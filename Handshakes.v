==> flow/design.v <==
module Handshakes
        (
        CLK                                                                     ,
        RESET                                                                   ,
        VALID_UP                                                                ,
        READY_UP                                                                ,
        DATA_UP                                                                 ,
        VALID_DOWN                                                              ,
        READY_DOWN                                                              ,
        DATA_DOWN
        );
parameter WIDTH            = 8                                                 ;
input                      CLK                                                  ;
input                      RESET                                                ;
input                      VALID_UP                                             ;
output                     READY_UP                                             ;
input  [WIDTH-1:0]         DATA_UP                                              ;
output                     VALID_DOWN                                           ;
input                      READY_DOWN                                           ;
output [WIDTH-1:0]         DATA_DOWN                                            ;
wire                       CLK                                                  ;
wire                       RESET                                                ;
wire                       VALID_UP                                             ;
wire                       READY_UP                                             ;
wire   [WIDTH-1:0]         DATA_UP                                              ;
reg                        VALID_DOWN                                           ;
wire                       READY_DOWN                                           ;
reg    [WIDTH-1:0]         DATA_DOWN                                            ;
always @(posedge CLK) 
if (RESET)  VALID_DOWN <= 1'b0                                                  ;                                                
else        VALID_DOWN <= READY_UP ? VALID_UP : VALID_DOWN                      ;
always @(posedge CLK)
if (RESET)  DATA_DOWN <= {WIDTH{1'd0}}                                          ; 
else        DATA_DOWN <= (READY_UP && VALID_UP) ? DATA_UP : DATA_DOWN           ; 
assign READY_UP = READY_DOWN                                                  ; 
endmodule
# == Reports on Handshakes ==
# What the tools print for Handshakes, step after step.
# Lines are those of the file above, counted from 1.
# Operators carry their Yosys type and port widths (W data, S select, Z words).
# Cell names lack the library's common part.
# A cell with - has no value.
# setup
top_module,Handshakes
clock_port,CLK
library,sky130hd
lib_corner,tt_025C_1v80

# == After elaboration ==
# Yosys after proc, flatten, opt, wreduce and memory -nomap, before mapping. Enables and synchronous resets that opt folds into registers are not counted as muxes. Memory bits, and registers merged into a memory's read port (data or address), are not among the register bits. Print and check cells are not counted. Equal cells are merged and count once.
# classes
reduce_logical,1
# ops
operator,count
$logic_and A1 B1 Y1,1
# word_totals
wordCells,3
in_bits,12
register_bits,9
output_inout_bits,10

# == Longest topological paths ==
# Longest topological path by Yosys (ltp), each cell counted once; first at word level (registers and memories cut), then after technology mapping (sequential cells cut; the memories' decode and read muxes count).
# logic_depth
depth_word,1
abc_area,0
depth_mapped,4

# == Netlist ==
# Source: synth_stat.txt of the flow (Yosys; design flattened, memories mapped). It holds for the ABC_AREA given above (unset counts as 0); a run with the other value may have another netlist.
# The area totals of this step are shown rounded.
# mapped
ff_cells,9
yosys_area_mm2,0.000412
cell_count,41
# by_type
cell,count
dfxtp_1,9
a21bo_2,7
nand3_1,8
a21oi_1,7
buf_6,2
buf_8,1
a21bo_1,1
mux2i_1,1
a21oi_2,1
buf_4,1
buf_2,1
buf_1,1
nor2_1,1

# == Timing after synthesis ==
# Source: OpenSTA report_checks on the synthesized netlist (no wires, ideal clock, input and output delay 20% of the period each), path of least setup slack; recovery checks are left aside. Register names are those of the netlist, which keeps one name where synthesis merged equal registers.
# synth_path
path_type,input -> register
startpoint,in VALID_UP
endpoint,reg DATA_DOWN[4]
path_buffers,2
launch_ns,0.194
setup_ns,0.067
t_arrival_ns,0.744
slack_ns,0.159
delay_ns,0.617
tclk_ns,0.97
in_delay_ns,0.194
driving_pins,4
t_required_ns,0.903
period_less_setup_slack_ns,0.811
# "delay_ns" = arrival - input delay + setup time.
# "driving_pins": output pins that drive a net of the path, with the launching flip-flop's if there is one; two outputs of one cell count as two.
# "period_less_setup_slack_ns" is the clock period less the worst setup slack; recovery checks do not enter. This is arithmetic on one report: input and output delays are still those of the set period (20% each).
# Between the ends stands the longest chain of elaborated cells between them, by number of cells; it is not shown to be the way that was timed. Of several equally long chains one is given.
# A line is the first line of the expression or statement that the cell stems from. Yosys adds cells for indexed reads and writes and turns some case tables into memories.
# synth_between
cell_sequence,buf_2 buf_6 a21bo_1 a21oi_2
elab_chain_cells,1
cone_cells,1
cone_lines,1
cone_classes,reduce/logical: 1
# synth_rtl
item,line_no,text
from (decl),15,input                      VALID_UP                                             ;
$logic_and A1 B1 Y1,34,else        DATA_DOWN <= (READY_UP && VALID_UP) ? DATA_UP : DATA_DOWN           ;
to (assign),33,if (RESET)  DATA_DOWN <= {WIDTH{1'd0}}                                          ;
to (assign),34,
to (decl),20,output [WIDTH-1:0]         DATA_DOWN                                            ;

# == Path in the finished layout ==
# From the final timing report of run B: the path of least setup slack in the routed layout; clock arrival at registers is part of the times.
# layout_path
path_type,register -> output
startpoint,reg VALID_DOWN
endpoint,out VALID_DOWN
t_required_ns,0.48
t_arrival_ns,0.69
driving_pins,2
tclk_ns,0.605
path_buffers,1
slack_ns,-0.21
launch_ns,0.26
out_delay_ns,0.12
# layout_between
cell_sequence,dfxtp_2 buf_6
elab_chain_cells,0
cone_cells,0
cone_lines,0
# layout_rtl
item,line_no,text
from (decl),18,output                     VALID_DOWN                                           ;
from (assign),30,if (RESET)  VALID_DOWN <= 1'b0                                                  ;
from (assign),31,else        VALID_DOWN <= READY_UP ? VALID_UP : VALID_DOWN                      ;
to (decl),18,

Measured data: module Handshakes, platform sky130hd, 2 stored runs of the flow under differing settings, order arbitrary. Input and output delays are each 20% of the period that was set; the output load is 0.01 pF.
"clock_period_reached_ns" = clock period - worst setup slack. The figure is calculated, with input and output delays left at 20% of the set period.
"worst_path_time_ns" means the part of the period allowed to the worst setup path (the constraints hold back 20% at inputs and 20% at outputs) less its slack; where the path has registers, the arrival times of their clocks count too.
"design_power_mw" rests on the timing tool's default activity at the inputs, not on a simulated workload.
Values from the reports are rounded here.

Run A, flow files:
==> flow/run.sh <==
#!/bin/bash
# the make line also repeats the synthesis and layout settings of config.mk as NAME=value (left out here)
make -C /OpenROAD-flow-scripts/flow DESIGN_CONFIG=/design/flow/config.mk WORK_HOME=/design/flow/orfs CLKGATE_MAP_FILE= finish
==> flow/config.mk <==
export PLATFORM = sky130hd
export DESIGN_NAME = Handshakes
export DESIGN_NICKNAME = Handshakes
export VERILOG_FILES = /design/flow/design.v
export SDC_FILE = /design/flow/constraint.sdc
export NUM_CORES = 4
export LEC_CHECK = 0
export CAP_MARGIN = 20
export CELL_PAD_IN_SITES_GLOBAL_PLACEMENT = 3
export CORE_ASPECT_RATIO = 0.77
export CORE_MARGIN = 2
export CORE_UTILIZATION = 72
export GPL_TIMING_DRIVEN = 0
export HOLD_SLACK_MARGIN = -0.07
export SETUP_SLACK_MARGIN = 0.04
export SLEW_MARGIN = 20
export TNS_END_PERCENT = 90
==> flow/constraint.sdc <==
create_clock -name core_clock -period 0.736 [get_ports {CLK}]
set_input_delay 0.1472 -clock core_clock [delete_from_list [all_inputs] [get_ports {CLK}]]
set_output_delay 0.1472 -clock core_clock [all_outputs]
set_load 0.01 [all_outputs]

Run A: no results, floorplanning failed with PDN-0185

Run B, flow files:
==> flow/run.sh <==
#!/bin/bash
# the make line also repeats the synthesis and layout settings of config.mk as NAME=value (left out here)
make -C /OpenROAD-flow-scripts/flow DESIGN_CONFIG=/design/flow/config.mk WORK_HOME=/design/flow/orfs CLKGATE_MAP_FILE= finish
==> flow/config.mk <==
export PLATFORM = sky130hd
export DESIGN_NAME = Handshakes
export DESIGN_NICKNAME = Handshakes
export VERILOG_FILES = /design/flow/design.v
export SDC_FILE = /design/flow/constraint.sdc
export NUM_CORES = 4
export LEC_CHECK = 0
export CAP_MARGIN = 40
export CORE_MARGIN = 7
export CORE_UTILIZATION = 33
export CTS_CLUSTER_DIAMETER = 188
export GPL_ROUTABILITY_DRIVEN = 0
export HOLD_SLACK_MARGIN = 0.08
export PLACE_DENSITY = 0.64
export SETUP_SLACK_MARGIN = 0.05
export SLEW_MARGIN = 20
==> flow/constraint.sdc <==
create_clock -name core_clock -period 0.605 [get_ports {CLK}]
set_input_delay 0.1210 -clock core_clock [delete_from_list [all_inputs] [get_ports {CLK}]]
set_output_delay 0.1210 -clock core_clock [all_outputs]
set_load 0.01 [all_outputs]

==> results of run B, as CSV <==
result,value
worst_path_time_ns,0.69
worstPathKind,"register -> output"
finish.stdcell_area_mm2,0.000721
die_footprint_mm2,0.00243
timing.setup.tns_ns,-2.73
synth_area_mm2,0.000412
design_power_mw,1.41
clock_period_reached_ns,0.814
final_util_pct,63.2
worst_hold_slack_ns,0.302
timing.setup.ws_ns,-0.209
