==> flow/design.v <==
module handshakes1
        (
        clk                                                                   ,
        reset                                                                 ,
        valid_i                                                               ,
		  valid_o                                                             	,
        data_i                                                               	,
        data_o                                                                ,
        ready_i		  																			,
        ready_o																					,
		  receiver                                                              
        );
parameter WIDTH            = 8                                                 ;
input                      clk                                                 ;
input                      reset                                               ;
input                      valid_i                                             ;
output                     valid_o                                           	 ;
input  [WIDTH-1:0]         data_i                                              ;
output [WIDTH-1:0]         data_o                                            	 ;
input                      ready_i                                           	 ;
output                     ready_o 															 ;
output [WIDTH-1:0]         receiver                                            ;
wire                       clk                                                 ;
wire                       reset                                               ;
wire                       valid_i                                             ;
wire                       ready_i                                             ;
wire   [WIDTH-1:0]         data_i                                              ;
reg                        valid_o                                           	 ;
wire                       ready_o                                              ;
reg    [WIDTH-1:0]         data_o                                              ;
reg    [WIDTH-1:0]         receiver 														 ;
reg    [WIDTH-1:0]         reg_fist															 ;
reg    				         reg_second														 ;
always @(posedge clk)
begin
if (reset)  begin data_o <= {WIDTH{1'd0}}; receiver <=  {WIDTH{1'd0}} ; end  
else        receiver <= (ready_i && valid_o) ? data_o :{WIDTH{1'd0}} ; 
if(ready_o && valid_i) 
begin  
								reg_fist <= data_i; 
								reg_second <=  valid_i;
end
if ( reg_second > valid_i)
				begin
				 valid_o <= reg_second; 
				 data_o <= reg_fist; 
				 end
end
assign  ready_o = ~ready_i ;
endmodule
# Tool chain data of handshakes1
# What the tools print for handshakes1, step after step.
# Line numbers count from 1 in the design file above.
# The mark n/a stands for no value.
# setup
top_module	handshakes1
clock_port	clk
lib	sky130hd
pvt_corner	tt_025C_1v80

# After elaboration
# Yosys after proc, flatten, opt, wreduce and memory -nomap, before mapping. Memory bits, and registers merged into a memory's read port (data or address), are not among the register bits. Print and check cells are not counted. Equal cells are merged and count once.
# bits
input_bits	12
ff_bits	26
out_inout_bits	18
wordCells	14
# classes
cmp	1
reduce_logical	4
muxes	2
logic	2
# ops
operator	n
8-bit two-way mux	2
1-bit logical AND	2
1-bit inverter	2
2-bit nonzero test	1
2-bit OR reduction	1
1-bit > comparator	1

# Logic depth
# Longest topological path by Yosys (ltp), each cell counted once; first at word level (registers and memories cut), then after technology mapping (sequential cells cut; the memories' decode and read muxes count).
# logic_depth
ltp_word	3
ABC_AREA	0
ltp_mapped	3
ltp_nobuf	2

# Mapped cells and area
# Yosys stat after the flow's synthesis: flattened, memories mapped to cells. It holds for the ABC_AREA given above (unset counts as 0); a run with the other value may have another netlist.
# synth_totals
stdcells	48
flip_flops	26
n_buf	1
sequential_area_um2	700.7
synth_area_um2	843.3
# types
cell_type	n	type_area_um2
sky130_fd_sc_hd__edfxtp_1	18	540.518
sky130_fd_sc_hd__dfxtp_1	8	160.154
sky130_fd_sc_hd__and2_1	16	100.096
sky130_fd_sc_hd__nor2b_1	2	12.512
sky130_fd_sc_hd__buf_6	1	11.261
sky130_fd_sc_hd__and3b_1	1	8.758
sky130_fd_sc_hd__or2_1	1	6.256
sky130_fd_sc_hd__inv_1	1	3.754

# Worst setup path after synthesis
# OpenSTA on the mapped netlist: ideal clock, no wires. The path of least setup slack (recovery checks aside). Input and output delay are each 20% of the period. Register names are those of the netlist, which keeps one name where synthesis merged equal registers.
# synth_timing
kind	reg-to-reg
start	register reg_second
end	register data_o[0]
period_ps	1140
t_first_pin_ps	0
delay_ps	1189
arrival_time_ps	906
setup_slack_ps	-50
path_buffers	1
setup_time_ps	283
driving_pins	4
required_ps	857
period_less_setup_slack_ps	1190
# "delay_ps" is the arrival time less input delay plus setup time.
# "driving_pins": output pins that drive a net of the path, with the launching flip-flop's if there is one; two outputs of one cell count as two.
# "period_less_setup_slack_ps" = period - worst setup slack (recovery checks aside). The figure is calculated, with input and output delays left at 20% of the set period.
# Between the ends stands the longest chain of elaborated cells between them, by number of cells; it is not shown to be the way that was timed. Of several equally long chains one is given.
# A line is the first line of the expression or statement that the cell stems from. Yosys adds cells for indexed reads and writes and turns some case tables into memories.
# Only ways into the end's enable, where the timed path ends, are counted here.
# synth_via
cell_sequence	sky130_fd_sc_hd__edfxtp_1 > sky130_fd_sc_hd__nor2b_1 > sky130_fd_sc_hd__buf_6 > sky130_fd_sc_hd__or2_1
elab_chain_len	2
cells_between	2
cone_lines	1
cone_classes	compare: 1; reduce/logical: 1
# synth_lines
element	line	rtl
from (decl)	33	reg reg_second ;
from (assign)	41	reg_second <= valid_i;
1-bit > comparator	43	if ( reg_second > valid_i)
2-bit nonzero test	n/a
to (assign)	36	if (reset)  begin data_o <= {WIDTH{1'd0}}; receiver <=  {WIDTH{1'd0}} ; end
to (assign)	46	data_o <= reg_fist;
to (decl)	19	output [WIDTH-1:0] data_o ;

# Worst path after layout
# Path of least setup slack in the final report of stored run 1 (OpenROAD, finished layout, wires in). Where an end is a register, its clock arrival counts in the times.
# The report prints the path's times to 10 ps; the period is as set.
# layout_timing
kind	input-to-output
start	input port ready_i
end	output port ready_o
out_delay_ps	390
path_buffers	2
in_delay_ps	390
required_ps	1560
t_first_pin_ps	390
period_ps	1950
arrival_time_ps	1420
setup_slack_ps	140
driving_pins	3
# Between the ends stands the longest chain of elaborated cells between them, by number of cells; it is not shown to be the way that was timed. Of several equally long chains one is given.
# layout_via
cell_sequence	sky130_fd_sc_hd__clkdlybuf4s50_1 > sky130_fd_sc_hd__inv_1 > sky130_fd_sc_hd__clkdlybuf4s50_1
elab_chain_len	1
cells_between	1
cone_lines	1
cone_classes	logic: 1
# layout_lines
element	line	rtl
from (decl)	20	input ready_i ;
1-bit inverter	49	assign  ready_o = ~ready_i ;
to (decl)	21	output ready_o ;

# 2 stored runs of handshakes1 in the flow (synthesis by Yosys, layout by OpenROAD, sky130hd cells), in arbitrary order. Constraints: input delay and output delay 20% of the set period each, output load 0.01 pF.
# "clock_period_reached_ps" = clock period - worst setup slack. The figure is calculated, with input and output delays left at 20% of the set period.
# By "critical_path_time_ps" is meant the share of the clock period that the worst setup path is allowed (20% is reserved at inputs, 20% at outputs), minus its slack. Clock arrival times at its registers enter into it.
# "power.total_mw" is the tool's figure for a default switching activity; nothing was simulated.
# "critical_path_time_ps" is given in steps of 10 ps.
# Settings: n/a = not set for that run.
# Among the results, n/a means that no value is shown for the run.
run name	period_ns	CORE_UTILIZATION	PLACE_DENSITY_LB_ADDON	CORE_MARGIN	CTS_CLUSTER_DIAMETER	SLEW_MARGIN	MIN_ROUTING_LAYER	CAP_MARGIN	HOLD_SLACK_MARGIN	CORE_ASPECT_RATIO	CELL_PAD_IN_SITES_DETAIL_PLACEMENT	ABC_AREA	GPL_TIMING_DRIVEN	CTS_CLUSTER_SIZE	critical_path_time_ps	worstPathKind	total_die_area_um2	power.total_mw	post_route_util_frac	setup_tns_ps	ws_hold_ps	clock_period_reached_ps	worstSetupSlack_ps	synthesis_area_um2	final_cell_area_um2
stored run 1	1.95	55	0.1	3	93	5	met1	20	n/a	n/a	n/a	n/a	n/a	n/a	1030	input-to-output	2039.0	0.9804	0.873	0	458	1813	137	843.3	1192.4
stored run 2	1.78	65	0.02	2	n/a	20	met2	25	-0.03	1.64	0	1	0	79	n/a	n/a	n/a	n/a	n/a	n/a	n/a	n/a	n/a	n/a	n/a
# Stored run 2: stopped before the end: floorplanning reported PDN-0185
